==> flow/design.v <==
module lucas_lehmer_fsm #(
    parameter P = 13                 
)(
    input  wire clk,
    input  wire rst_n,
    input  wire start,               
    output reg  is_prime,            
    output reg  done,                
    output reg  [15:0] cycles        
);
    localparam MERSENNE = (1 << P) - 1;
    localparam ITERATIONS = P - 2;
    localparam IDLE   = 3'b000;
    localparam INIT   = 3'b001;
    localparam SQUARE = 3'b010;
    localparam REDUCE = 3'b011;
    localparam CHECK  = 3'b100;
    localparam FINISH = 3'b101;
    reg [2:0] state;
    reg [P-1:0] s;                   
    reg [2*P-1:0] s_squared;         
    reg [2*P-1:0] s_squared_minus_2;
    reg [P-1:0] s_reduced;           
    reg [15:0] iteration;
    wire [P-1:0] reducer_out;
    mersenne_reducer_comb #(.P(P), .WIDTH(2*P)) reducer (
        .x(s_squared_minus_2),
        .result(reducer_out)
    );
    always @(posedge clk or negedge rst_n) begin
        if (!rst_n) begin
            state <= IDLE;
            s <= 0;
            iteration <= 0;
            is_prime <= 0;
            done <= 0;
            cycles <= 0;
        end else begin
            case (state)
                IDLE: begin
                    done <= 0;
                    cycles <= 0;
                    if (start) begin
                        state <= INIT;
                        iteration <= 0;
                        cycles <= cycles + 1;
                    end
                end
                INIT: begin
                    s <= 4;                      
                    state <= SQUARE;
                    cycles <= cycles + 1;
                end
                SQUARE: begin
                    s_squared <= s * s;          
                    s_squared_minus_2 <= (s * s) - 2;   
                    state <= REDUCE;
                    cycles <= cycles + 1;
                end
                REDUCE: begin
                    s_reduced <= reducer_out;    
                    s <= reducer_out;
                    state <= CHECK;
                    cycles <= cycles + 1;
                end
                CHECK: begin
                    iteration <= iteration + 1;
                    if (iteration >= ITERATIONS - 1) begin
                        state <= FINISH;
                    end else begin
                        state <= SQUARE;         
                    end
                    cycles <= cycles + 1;
                end
                FINISH: begin
                    is_prime <= (s == 0);        
                    done <= 1;
                    state <= IDLE;
                    cycles <= cycles + 1;
                end
                default: state <= IDLE;
            endcase
        end
    end
endmodule
module mersenne_prime_tester (
    input  wire clk,
    input  wire rst_n,
    input  wire start,
    input  wire [7:0] exponent,      
    output reg  is_prime,
    output reg  done,
    output reg  [15:0] cycles
);
    wire done_13, done_17, done_19;
    wire prime_13, prime_17, prime_19;
    wire [15:0] cycles_13, cycles_17, cycles_19;
    lucas_lehmer_fsm #(.P(13)) test_13 (
        .clk(clk), .rst_n(rst_n),
        .start(start && exponent == 13),
        .is_prime(prime_13), .done(done_13), .cycles(cycles_13)
    );
    lucas_lehmer_fsm #(.P(17)) test_17 (
        .clk(clk), .rst_n(rst_n),
        .start(start && exponent == 17),
        .is_prime(prime_17), .done(done_17), .cycles(cycles_17)
    );
    lucas_lehmer_fsm #(.P(19)) test_19 (
        .clk(clk), .rst_n(rst_n),
        .start(start && exponent == 19),
        .is_prime(prime_19), .done(done_19), .cycles(cycles_19)
    );
    wire done_31, prime_31;
    wire [15:0] cycles_31;
    lucas_lehmer_fsm #(.P(31)) test_31 (
        .clk(clk), .rst_n(rst_n),
        .start(start && exponent == 31),
        .is_prime(prime_31), .done(done_31), .cycles(cycles_31)
    );
    always @(*) begin
        case (exponent)
            13: begin
                is_prime = prime_13;
                done = done_13;
                cycles = cycles_13;
            end
            17: begin
                is_prime = prime_17;
                done = done_17;
                cycles = cycles_17;
            end
            19: begin
                is_prime = prime_19;
                done = done_19;
                cycles = cycles_19;
            end
            31: begin
                is_prime = prime_31;
                done = done_31;
                cycles = cycles_31;
            end
            default: begin
                is_prime = 0;
                done = 0;
                cycles = 0;
            end
        endcase
    end
endmodule
module mersenne_reducer #(
    parameter P = 13,            
    parameter WIDTH = 2*P        
)(
    input  wire clk,
    input  wire rst_n,
    input  wire valid_in,        
    input  wire [WIDTH-1:0] x,   
    output reg  [P-1:0] result,  
    output reg  valid_out        
);
    localparam MERSENNE = (1 << P) - 1;   
    localparam IDLE   = 2'b00;
    localparam REDUCE = 2'b01;
    localparam FINAL  = 2'b10;
    reg [1:0] state, next_state;
    reg [WIDTH-1:0] temp;        
    reg [P-1:0] low, high_sum;
    reg [3:0] cycle_count;       
    always @(*) begin
        low = temp[P-1:0];               
        high_sum = temp[WIDTH-1:P];      
    end
    always @(posedge clk or negedge rst_n) begin
        if (!rst_n) begin
            state <= IDLE;
            temp <= 0;
            result <= 0;
            valid_out <= 0;
            cycle_count <= 0;
        end else begin
            state <= next_state;
            valid_out <= 0;   
            case (state)
                IDLE: begin
                    if (valid_in) begin
                        temp <= x;
                        cycle_count <= 0;
                    end
                end
                REDUCE: begin
                    temp <= low + high_sum;
                    cycle_count <= cycle_count + 1;
                end
                FINAL: begin
                    if ((low + high_sum) >= MERSENNE)
                        result <= (low + high_sum) - MERSENNE;
                    else
                        result <= low + high_sum;
                    valid_out <= 1;
                end
            endcase
        end
    end
    always @(*) begin
        next_state = state;
        case (state)
            IDLE:
                if (valid_in) next_state = REDUCE;
            REDUCE: begin
                if ((low + high_sum) < (1 << P))
                    next_state = FINAL;
                else if (cycle_count >= 4)   
                    next_state = FINAL;
            end
            FINAL:
                next_state = IDLE;
        endcase
    end
endmodule
module mersenne_reducer_comb #(
    parameter P = 13,
    parameter WIDTH = 2*P
)(
    input  wire [WIDTH-1:0] x,
    output wire [P-1:0] result
);
    localparam MERSENNE = (1 << P) - 1;
    wire [P:0] stage1, stage2, stage3;
    assign stage1 = x[P-1:0] + x[WIDTH-1:P];
    assign stage2 = (stage1 >= (1<<P)) ? (stage1[P-1:0] + stage1[P]) : stage1;
    assign stage3 = (stage2 >= MERSENNE) ? (stage2 - MERSENNE) : stage2;
    assign result = stage3[P-1:0];
endmodule
[Step by step through the tools: mersenne_prime_tester]
The steps from the RTL of mersenne_prime_tester to its reports follow in flow order.
Line numbers count from 1 in the design file above.
Operators: Yosys type, input widths -> output width; for muxes data width and select width s.
Cell names lack the library's common part.
Not given: n/a
Design
  design top: mersenne_prime_tester
  clock: clk
  standard-cell library: sky130hd
  corner: tt_025C_1v80

[After elaboration]
Yosys after proc, flatten, opt, wreduce and memory -nomap, before mapping. Memory bits, and registers merged into a memory's read port (data or address), are not among the register bits. Print and check cells are not counted. Equal cells are merged and count once.
Operators by class
  $add $sub $neg: 24
  $mul: 4
  div/mod/pow operators: 0
  order comparisons: 12
  eq/ne operators: 28
  shifts and indexed selects: 0
  muxes and demuxes: 47
  bitwise gates (word level): 0
  reductions and logical operators: 40
Operators by type and width (number)
  $mul 31x31->62: 1
  $mul 19x19->38: 1
  $mul 17x17->34: 1
  $mul 13x13->26: 1
  $pmux 16 s2: 8
  $add 16x1->16 const B: 8
  $mux 16: 8
  $pmux 16 s4: 1
  $sub 62x2->62 const B: 1
  $pmux 31 s2: 1
  $pmux 3 s5: 4
  $sub 38x2->38 const B: 1
  $pmux 19 s2: 1
  $sub 34x2->34 const B: 1
  $pmux 17 s2: 1
  $ge 16x4->1 const B: 2
  $ge 16x5->1 const B: 2
  $reduce_bool 2->1: 16
  $add 31x1->32: 1
  $add 31x31->32: 1
  $ge 32x31->1 const B: 1
  $ge 32x32->1 const B: 1
  $mux 32: 1
  $sub 31x31->31 const B: 1
  $logic_not 31->1: 1
  $mux 31: 1
  $sub 26x2->26 const B: 1
  $pmux 13 s2: 1
Not listed: further kinds 37, cells in them 86.
Word-level totals
  register bits: 388
  latch bits: 0
  bits in writable memories: 0
  bits in read-only memories: 0
  word width x clocked read ports: 0
  memories: 0

[Logic depth]
Depth = most cells in a row (Yosys ltp): at word level without a register or memory, in the mapped netlist without a sequential cell, where the memories' decode and read muxes count.
Logic depth
  depth in word-level cells: 6
  ABC_AREA: 0
  depth in mapped cells: 34
  depth with buffers taken out: 33

[Mapped cells and area]
Source: synth_stat.txt of the flow (Yosys; design flattened, memories mapped). It holds for the ABC_AREA given above (unset counts as 0); a run with the other value may have another netlist.
Synthesis totals
  cells in the netlist: 7868
  cell area after synthesis: 74214.9 µm²
  flip-flops: 396
  buffers: 239
Cell types
  fa_1: number 1363, total area 2.73E+04 µm²
  ha_1: number 731, total area 9.15E+03 µm²
  inv_1: number 1743, total area 6.54E+03 µm²
  dfrtp_1: number 236, total area 5.91E+03 µm²
  edfxtp_1: number 156, total area 4.68E+03 µm²
  nand2_1: number 795, total area 2.98E+03 µm²
  xnor2_1: number 233, total area 2.04E+03 µm²
  and2_1: number 303, total area 1.9E+03 µm²
  o21ai_0: number 283, total area 1.42E+03 µm²
  xor2_1: number 144, total area 1261.21 µm²
  nor2_1: number 317, total area 1.19E+03 µm²
  a21oi_1: number 208, total area 1.04E+03 µm²
  clkbuf_1: number 222, total area 833.299 µm²
  a21o_1: number 94, total area 705.677 µm²
  and3_1: number 92, total area 575.552 µm²
  nand3_1: number 104, total area 520.499 µm²
  nor3_1: number 86, total area 430.413 µm²
  nand4_1: number 56, total area 350.336 µm²
Not listed: further types 76, cells in them 702.
By module: a second synthesis without flattening, with its own total; a netlist apart from the flattened one above.
Unflattened totals
  cells (unflattened synthesis): 8793
  area (unflattened synthesis): 79844.1 µm²
Each row is one instance without its submodules.
By module
  lucas_lehmer_fsm (P=31): times used 1, cells 3528, area 33784.9 µm², seq. area 3609.7 µm²
  lucas_lehmer_fsm (P=19): times used 1, cells 1588, area 15175.8 µm², seq. area 2588.7 µm²
  lucas_lehmer_fsm (P=17): times used 1, cells 1353, area 12629.6 µm², seq. area 2418.6 µm²
  lucas_lehmer_fsm (P=13): times used 1, cells 904, area 8524.4 µm², seq. area 2078.2 µm²
  mersenne_reducer_comb: times used 1, cells 563, area 3752.3 µm², seq. area 0.0 µm²
  mersenne_reducer_comb: times used 1, cells 287, area 2033.2 µm², seq. area 0.0 µm²
  mersenne_reducer_comb: times used 1, cells 294, area 1999.4 µm², seq. area 0.0 µm²
  mersenne_reducer_comb: times used 1, cells 181, area 1253.7 µm², seq. area 0.0 µm²
  mersenne_prime_tester: times used 1, cells 95, area 690.7 µm², seq. area 0.0 µm²

[Path before layout]
Source: OpenSTA report_checks on the synthesized netlist (no wires, ideal clock, input and output delay 20% of the period each), path of least setup slack; recovery checks are left aside. Register names are those of the netlist, which keeps one name where synthesis merged equal registers.
Timing path post-synthesis
  path kind: reg2reg
  from: register test_31.s[2]
  to: register test_31.s_squared_minus_2[55]
  period: 8.7 ns
  arrival time: 8.590 ns
  data required time: 8.442 ns
  slack: -0.147 ns
  path delay: 8.848 ns
  stages on the path: 32
  synthesis period reached: 8.847 ns
"path delay" is the arrival time less input delay plus setup time.
"stages on the path": output pins that drive a net of the path, with the launching flip-flop's if there is one; two outputs of one cell count as two.
"synthesis period reached" = period - worst setup slack (recovery checks aside). The figure is calculated, with input and output delays left at 20% of the set period.
The rows between start and end are the longest chain of elaborated cells between them; the timing report does not say that the signal goes this way. Where chains are equally long, one stands for them.
A line is the first line of the expression or statement that the cell stems from. Yosys adds cells for indexed reads and writes and turns some case tables into memories.
At most two assigning lines are given for a register; there are more.
Between the ends, post-synthesis
  path through: dfrtp_1 > clkbuf_1 > clkbuf_1 > nand2_1 > fa_1 > inv_1 > fa_1 > inv_1 > fa_1 > inv_1 > fa_1 > ha_1 > fa_1 > inv_1 > fa_1 > fa_1 > inv_1 > ha_1 > o21a_1 > o21ai_0 > a2111oi_0 > nor3_1 > o41ai_1 > a31oi_1 > o21ai_0 > a221o_1 > a41oi_1 > a211o_1 > o21a_1 > o21ai_0 > a21oi_1 > xnor2_1
  length of the longest elaborated chain: 2
RTL lines, path post-synthesis
  from (decl): line 20  | reg [P-1:0] s;
  from (assign): line 33  | s <= 0;
  from (assign): line 62  | s <= reducer_out;
  $mul 31x31->62: line 56  | s_squared_minus_2 <= (s * s) - 2;
  $sub 62x2->62: line 56
  to (assign): line 56
  to (decl): line 22  | reg [2*P-1:0] s_squared_minus_2;

[Worst path after layout]
From the final timing report of flow run A: the path of least setup slack in the routed layout; clock arrival at registers is part of the times.
Timing path after layout
  path kind: reg2reg
  from: register test_31.s[4]
  to: register test_31.s_squared_minus_2[58]
  period: 6.67 ns
  arrival time: 8.69 ns
  data required time: 7.06 ns
  slack: -1.64 ns
  stages on the path: 29
The rows between start and end are the longest chain of elaborated cells between them; the timing report does not say that the signal goes this way. Where chains are equally long, one stands for them.
At most two assigning lines are given for a register; there are more.
Between the ends, after layout
  path through: dfrtp_4 > buf_12 > and2_4 > fa_1 > ha_4 > a31o_4 > fa_1 > inv_2 > fa_1 > inv_2 > fa_1 > fa_2 > fa_2 > fa_2 > ha_4 > a21o_1 > a21o_1 > a21o_4 > a2111oi_4 > o31a_1 > a31o_4 > o21bai_4 > a211o_1 > o211ai_1 > o31ai_2 > o31ai_2 > o21bai_1 > a21oi_2 > xnor2_1
  length of the longest elaborated chain: 2
RTL lines, path after layout
  from (decl): line 20  | reg [P-1:0] s;
  from (assign): line 33  | s <= 0;
  from (assign): line 62  | s <= reducer_out;
  $mul 31x31->62: line 56  | s_squared_minus_2 <= (s * s) - 2;
  $sub 62x2->62: line 56
  to (assign): line 56
  to (decl): line 22  | reg [2*P-1:0] s_squared_minus_2;

Wiki page: mersenne_prime_tester / flow data

Design mersenne_prime_tester on sky130hd. What follows are 2 stored runs of the flow, each under its own settings; their order means nothing. The constraints put input and output delay at 20% of the set period each and load the outputs with 0.01 pF.
"achieved clock period (ns)" = clock period - worst setup slack. The figure is calculated, with input and output delays left at 20% of the set period.
"worst setup path time (ns)" means the part of the period allowed to the worst setup path (the constraints hold back 20% at inputs and 20% at outputs) less its slack; where the path has registers, the arrival times of their clocks count too.
By "finish__power__total" is meant OpenSTA's value without simulated activity: inputs other than the clock are taken to toggle once in ten clock periods, and the tool carries that through the logic.

settings of flow run A
{
  "period_ns": 6.67,
  "CORE_UTILIZATION": 41,
  "CORE_MARGIN": 2,
  "ABC_AREA": 0,
  "GPL_TIMING_DRIVEN": 1,
  "CTS_CLUSTER_SIZE": 28,
  "SLEW_MARGIN": 5,
  "MIN_ROUTING_LAYER": "met2",
  "MAX_ROUTING_LAYER": "met4",
  "CAP_MARGIN": 20
}
report of flow run A
yosys chip area after synthesis (um^2): 74214.9
finish__design__die__area: 184432.0
finish__design__instance__area__stdcell: 90392.9
finish__design__instance__utilization: 0.5012
finish__timing__setup__ws: -1.637
finish__timing__setup__tns: -47.861
finish__timing__hold__ws: 0.392
finish__power__total: 5.832e-03
achieved clock period (ns): 8.307
worst setup path time (ns): 8.31
worst setup path kind: reg2reg

settings of flow run B
{
  "period_ns": 9.36,
  "CORE_UTILIZATION": 64,
  "SETUP_SLACK_MARGIN": 1.42,
  "PLACE_DENSITY": 0.66,
  "CORE_MARGIN": 5,
  "CELL_PAD_IN_SITES_GLOBAL_PLACEMENT": 3,
  "TNS_END_PERCENT": 45,
  "CAP_MARGIN": 40,
  "MAX_ROUTING_LAYER": "met4",
  "SLEW_MARGIN": 20
}
report of flow run B: did not finish, place, GPL-0301
